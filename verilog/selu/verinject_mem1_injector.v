==> flow/design.v <==
module verinject_mem1_injector
#(parameter LEFT = 0, parameter RIGHT = 0,
  parameter ADDR_LEFT = 0, parameter ADDR_RIGHT = 0,
  parameter MEM_LEFT = 0, parameter MEM_RIGHT = 0,
  parameter P_START = 0)
(
  input [31:0] verinject__injector_state,
  input clock,
  input [LEFT:RIGHT] unmodified,
  input [ADDR_LEFT:ADDR_RIGHT] read_address,
  output [LEFT:RIGHT] modified,
  input do_write,
  input [ADDR_LEFT:ADDR_RIGHT] write_address
);
localparam bits_start = (LEFT < RIGHT) ? LEFT : RIGHT;
localparam word_len = (LEFT < RIGHT) ? (RIGHT - LEFT + 1) : (LEFT - RIGHT + 1);
localparam mem_start = (MEM_LEFT < MEM_RIGHT) ? MEM_LEFT : MEM_RIGHT;
localparam mem_len = (MEM_LEFT < MEM_RIGHT) ? (MEM_RIGHT - MEM_LEFT + 1) : (MEM_LEFT - MEM_RIGHT + 1);
localparam idx_start = P_START;
localparam idx_end = P_START + mem_len*word_len;
integer ii;
reg [31:0] active_injections [0:4];
reg [2-1:0] injection_wptr_r;
reg [2-1:0] injection_wptr_nxt;
reg injection_writing;
wire [31:0] read_word_start;
wire [31:0] read_word_end;
assign read_word_start = P_START + (read_address - mem_start) * word_len;
assign read_word_end = read_word_start + word_len;
wire [31:0] write_word_start;
wire [31:0] write_word_end;
assign write_word_start = P_START + (write_address - mem_start) * word_len;
assign write_word_end = write_word_start + word_len;
reg [LEFT:RIGHT] modifier;
assign modified = unmodified & ~modifier;
wire reset_fifo;
assign reset_fifo = (verinject__injector_state == 32'hFFFF_FFFE);
initial
begin
  modifier = 0;
  injection_wptr_r = 0;
  for (ii = 0; ii < 4; ii=ii+1)
  begin
    active_injections[ii] = 32'hFFFF_FFFF;
  end
end
always @*
begin : fault_injection
  modifier = 0;
  injection_writing = 0;
  injection_wptr_nxt = reset_fifo ? 0 : injection_wptr_r;
  if (verinject__injector_state >= idx_start && verinject__injector_state < idx_end)
  begin
    injection_writing = 1'b1;
    injection_wptr_nxt = injection_wptr_r + 1;
  end
  for (ii = 0; ii < 4; ii=ii+1)
  begin
    if (active_injections[ii] >= read_word_start && active_injections[ii] < read_word_end)
    begin
      modifier = modifier ^ (1 << (active_injections[ii] - read_word_start + bits_start));
    end
  end
  if (verinject__injector_state >= read_word_start && verinject__injector_state < read_word_end)
  begin
    modifier = modifier ^ (1 << (verinject__injector_state - read_word_start + bits_start));
  end
end
always @(posedge clock)
begin : fault_memory_fifo
  for(ii = 0; ii < 4; ii=ii+1)
  begin
    if (reset_fifo)
    begin
      active_injections[ii] = 0;
    end
  end
  if (injection_writing)
  begin
    active_injections[injection_wptr_r] = verinject__injector_state;
  end
  injection_wptr_r <= injection_wptr_nxt;
end
endmodule
Reports on verinject_mem1_injector --
What the tools print for verinject_mem1_injector, step after step. Line numbers count from 1 in the design file above. Library cell names are shortened. The mark -- stands for no value.
Inputs: top module verinject_mem1_injector, clock clock, cell library sky130hd, library corner tt_025C_1v80

Elaborated design --
Source: Yosys, flattened and elaborated, memories not mapped. Widths are those after wreduce. Registers that Yosys merges into a memory's read port (data or address) are not register bits. Print and check cells do not count. Equal cells are merged and count once. Yosys's memory passes give these memory sizes; they may raise the number of words (mostly to a power of two), join words into wider ones and drop unused or constant bits.
Word-level totals: register bits 2, memory bits (writable) 256, memories kept 1, input port bits 37, output and inout bits 1, elaborated cells 52
Cells by class: add/sub/neg operators 7, magnitude comparators 12, equality and inequality tests 1, shift operators 5, muxes and demuxes 12, bitwise operators 6, reduce/logical cells 7
Memory list:
- active_injections | words 8, width 32, line 22 | reg [31:0] active_injections [0:4];
Operators with widths (count):
- left shift 1 x 32 -> 1 bit (first input constant) | 5
- subtractor 32 x 1 -> 32 bit | 5
- greater-or-equal comparator 32 x 1 -> 1 bit | 5
- < comparator 32 x 2 -> 1 bit | 5
- greater-or-equal comparator 32 x 1 -> 1 bit (second input constant) | 1
- < comparator 32 x 1 -> 1 bit (second input constant) | 1
- equality test 32 bit (second input constant) | 1
- two-way mux 32 bit | 1
- two-way mux 1 bit | 8
- logical AND 1 bit | 6
- XOR 1 bit | 4
- two-way mux 2 bit | 2
- two-way mux 3 bit | 1
- adder 1 x 1 -> 2 bit (second input constant) | 1
- adder 2 x 1 -> 2 bit (second input constant) | 1
- nonzero test 2 bit | 1
- AND 1 bit | 1
- inverter 1 bit | 1

Logic depth --
Longest topological path by Yosys (ltp), each cell counted once; first at word level (registers and memories cut), then after technology mapping (sequential cells cut; the memories' decode and read muxes count).
Logic depth: word-level depth 14, ABC_AREA 0, mapped depth 9, depth with buffers taken out 9

Mapped cells and area --
Source: synth_stat.txt of the flow (Yosys; design flattened, memories mapped). It holds for the ABC_AREA given above (unset counts as 0); a run with the other value may have another netlist.
Synthesis totals: mapped cells 277, chip area (Yosys) 4976.0 µm², sequential part of the area 3903.7 µm², flip-flops 130, buffers 1
Cells by type:
- edfxtp_1 | count 130, total area 3.9E+03 µm²
- ha_1 | count 26, total area 325.312 µm²
- nor4_1 | count 36, total area 225.216 µm²
- nand4_1 | count 16, total area 100.096 µm²
- inv_1 | count 24, total area 90.086 µm²
- nor4_2 | count 4, total area 50.048 µm²
- nor4b_1 | count 5, total area 43.792 µm²
- xnor3_1 | count 1, total area 22.522 µm²
- o21ai_1 | count 4, total area 20.019 µm²
- nor2_1 | count 5, total area 18.768 µm²
- xnor2_1 | count 2, total area 17.517 µm²
- nand2_1 | count 4, total area 15.014 µm²
- or4_1 | count 2, total area 15.014 µm²
- nand2b_1 | count 2, total area 12.512 µm²
- nand4_2 | count 1, total area 12.512 µm²
- o22ai_1 | count 2, total area 12.512 µm²
- a221o_1 | count 1, total area 10.01 µm²
- nor3_1 | count 2, total area 10.01 µm²
Other cell types: 10; their cells: 10.

Timing after synthesis --
OpenSTA on the mapped netlist: ideal clock, no wires. The path of least setup slack (recovery checks aside). Input and output delay are each 20% of the period. Register names are those of the netlist, which keeps one name where synthesis merged equal registers.
Path post-synthesis: kind input-to-reg, start input port verinject__injector_state[10], end memory active_injections[0][0], period 5.18 ns, external input delay 1.036 ns, library setup time 0.425 ns, time at the first pin 1.036 ns, arrival time 3.520 ns, data required time 4.755 ns, path slack 1.235 ns, delay of the path 2.909 ns, driving pins on the path 5, path buffers 1, synthesis period reached 3.945 ns
"delay of the path" = arrival - input delay + setup time. "driving pins on the path" counts driving pins, that of a launching flip-flop among them; a cell with two outputs on the path counts twice. "synthesis period reached" = period - worst setup slack (recovery checks aside). The figure is calculated, with input and output delays left at 20% of the set period. The rows between start and end are the longest chain of elaborated cells between them; the timing report does not say that the signal goes this way. Where chains are equally long, one stands for them. Each line given opens the expression or statement behind the cell; cells for indexed reads and writes are added by Yosys, which also makes memories of some case tables. Only ways into the end's enable, where the timed path ends, are counted here.
On the way, post-synthesis: cells stage by stage nor4_1 -> nand4_1 -> or4_1 -> clkbuf_1 -> o21ai_1, cells in the longest elaborated chain 4, elaborated cells between the ends (all ways) 8, RTL lines with such cells 4, those cells by class 2 x compare; 1 x eq/ne; 4 x mux; 1 x reduce/logical
RTL lines, path post-synthesis:
- start, declared | line 7 | input [31:0] verinject__injector_state,
- greater-or-equal comparator 32 x 1 -> 1 bit | line 52 | if (verinject__injector_state >= idx_start && verinject__injector_state < idx_end)
- logical AND 1 bit | line 52
- two-way mux 1 bit | line 52
- two-way mux 3 bit | line 78 | if (injection_writing)
- end, declared | line 22 | reg [31:0] active_injections [0:4];

Worst path after layout --
From the final timing report of stored run 2: the path of least setup slack in the routed layout; clock arrival at registers is part of the times.
Path post-layout: kind input-to-output, start input port read_address[0], end output port modified[0], period 4.87 ns, external input delay 0.97 ns, output delay 0.97 ns, time at the first pin 0.97 ns, arrival time 3.60 ns, data required time 3.90 ns, path slack 0.30 ns, driving pins on the path 11, path buffers 3
The rows between start and end are the longest chain of elaborated cells between them; the timing report does not say that the signal goes this way. Where chains are equally long, one stands for them.
On the way, post-layout: cells stage by stage dlygate4sd2_1 -> inv_1 -> ha_1 -> nor4_1 -> nand4_1 -> nor4_1 -> buf_4 -> xnor2_1 -> xnor3_1 -> nor2b_1 -> dlygate4sd2_1, cells in the longest elaborated chain 14, elaborated cells between the ends (all ways) 37, RTL lines with such cells 6, those cells by class 6 x add/sub; 10 x compare; 5 x shift; 5 x mux; 6 x logic; 5 x reduce/logical
RTL lines, path post-layout:
- start, declared | line 10 | input [ADDR_LEFT:ADDR_RIGHT] read_address,
- adder 1 x 1 -> 2 bit | line 29 | assign read_word_end = read_word_start + word_len;
- < comparator 32 x 2 -> 1 bit | line 59 | if (active_injections[ii] >= read_word_start && active_injections[ii] < read_word_end)
- logical AND 1 bit | line 59
- two-way mux 1 bit | line 59
- XOR 1 bit | line 61 | modifier = modifier ^ (1 << (active_injections[ii] - read_word_start + bits_start));
- two-way mux 1 bit | line 59
- XOR 1 bit | line 61
- two-way mux 1 bit | line 59
- XOR 1 bit | line 61
- two-way mux 1 bit | line 59
- XOR 1 bit | line 66 | modifier = modifier ^ (1 << (verinject__injector_state - read_word_start + bits_start));
- two-way mux 1 bit | line 64 | if (verinject__injector_state >= read_word_start && verinject__injector_state < read_word_end)
- inverter 1 bit | line 35 | assign modified = unmodified & ~modifier;
- AND 1 bit | line 35
- end, declared | line 11 | output [LEFT:RIGHT] modified,

Wiki page: verinject_mem1_injector / flow data

Top module verinject_mem1_injector; platform sky130hd; tools Yosys and OpenROAD; 2 stored runs in no particular order. Input and output delays are each 20% of the period that was set; the output load is 0.01 pF.
"allowed time less slack (worst setup path)": the worst setup path's part of the clock period (all of it between registers, 20% less for each end at a port) less its slack. A launch clock that arrives late makes it longer, a capture clock that arrives late makes it shorter.
By "total power after layout" is meant OpenSTA's value without simulated activity: inputs other than the clock are taken to toggle once in ten clock periods, and the tool carries that through the logic.

* Stored run 1 | settings: period_ns 6.79; CORE_UTILIZATION 66; SETUP_SLACK_MARGIN 2.0; PLACE_DENSITY_LB_ADDON 0.08; CORE_ASPECT_RATIO 0.53; CORE_MARGIN 9; CELL_PAD_IN_SITES_GLOBAL_PLACEMENT 1; CELL_PAD_IN_SITES_DETAIL_PLACEMENT 1; TNS_END_PERCENT 100; GPL_ROUTABILITY_DRIVEN 1; CTS_CLUSTER_SIZE 22; CTS_CLUSTER_DIAMETER 264; CAP_MARGIN 40; MIN_ROUTING_LAYER met1; SLEW_MARGIN 20 | unfinished; error FLW-0024 in placement
* Stored run 2 | settings: period_ns 4.87; CAP_MARGIN 20; CORE_MARGIN 2; CORE_UTILIZATION 40; SLEW_MARGIN 20 | results: final utilization 56.2%; mapped cell area after synthesis 4976.0 µm²; total power after layout 2.643 mW; worst setup slack after layout 0.295 ns; worst hold slack in the final report 0.629 ns; allowed time less slack (worst setup path) 2.63 ns; critical path kind input-to-output; total die area 13348.3 µm²
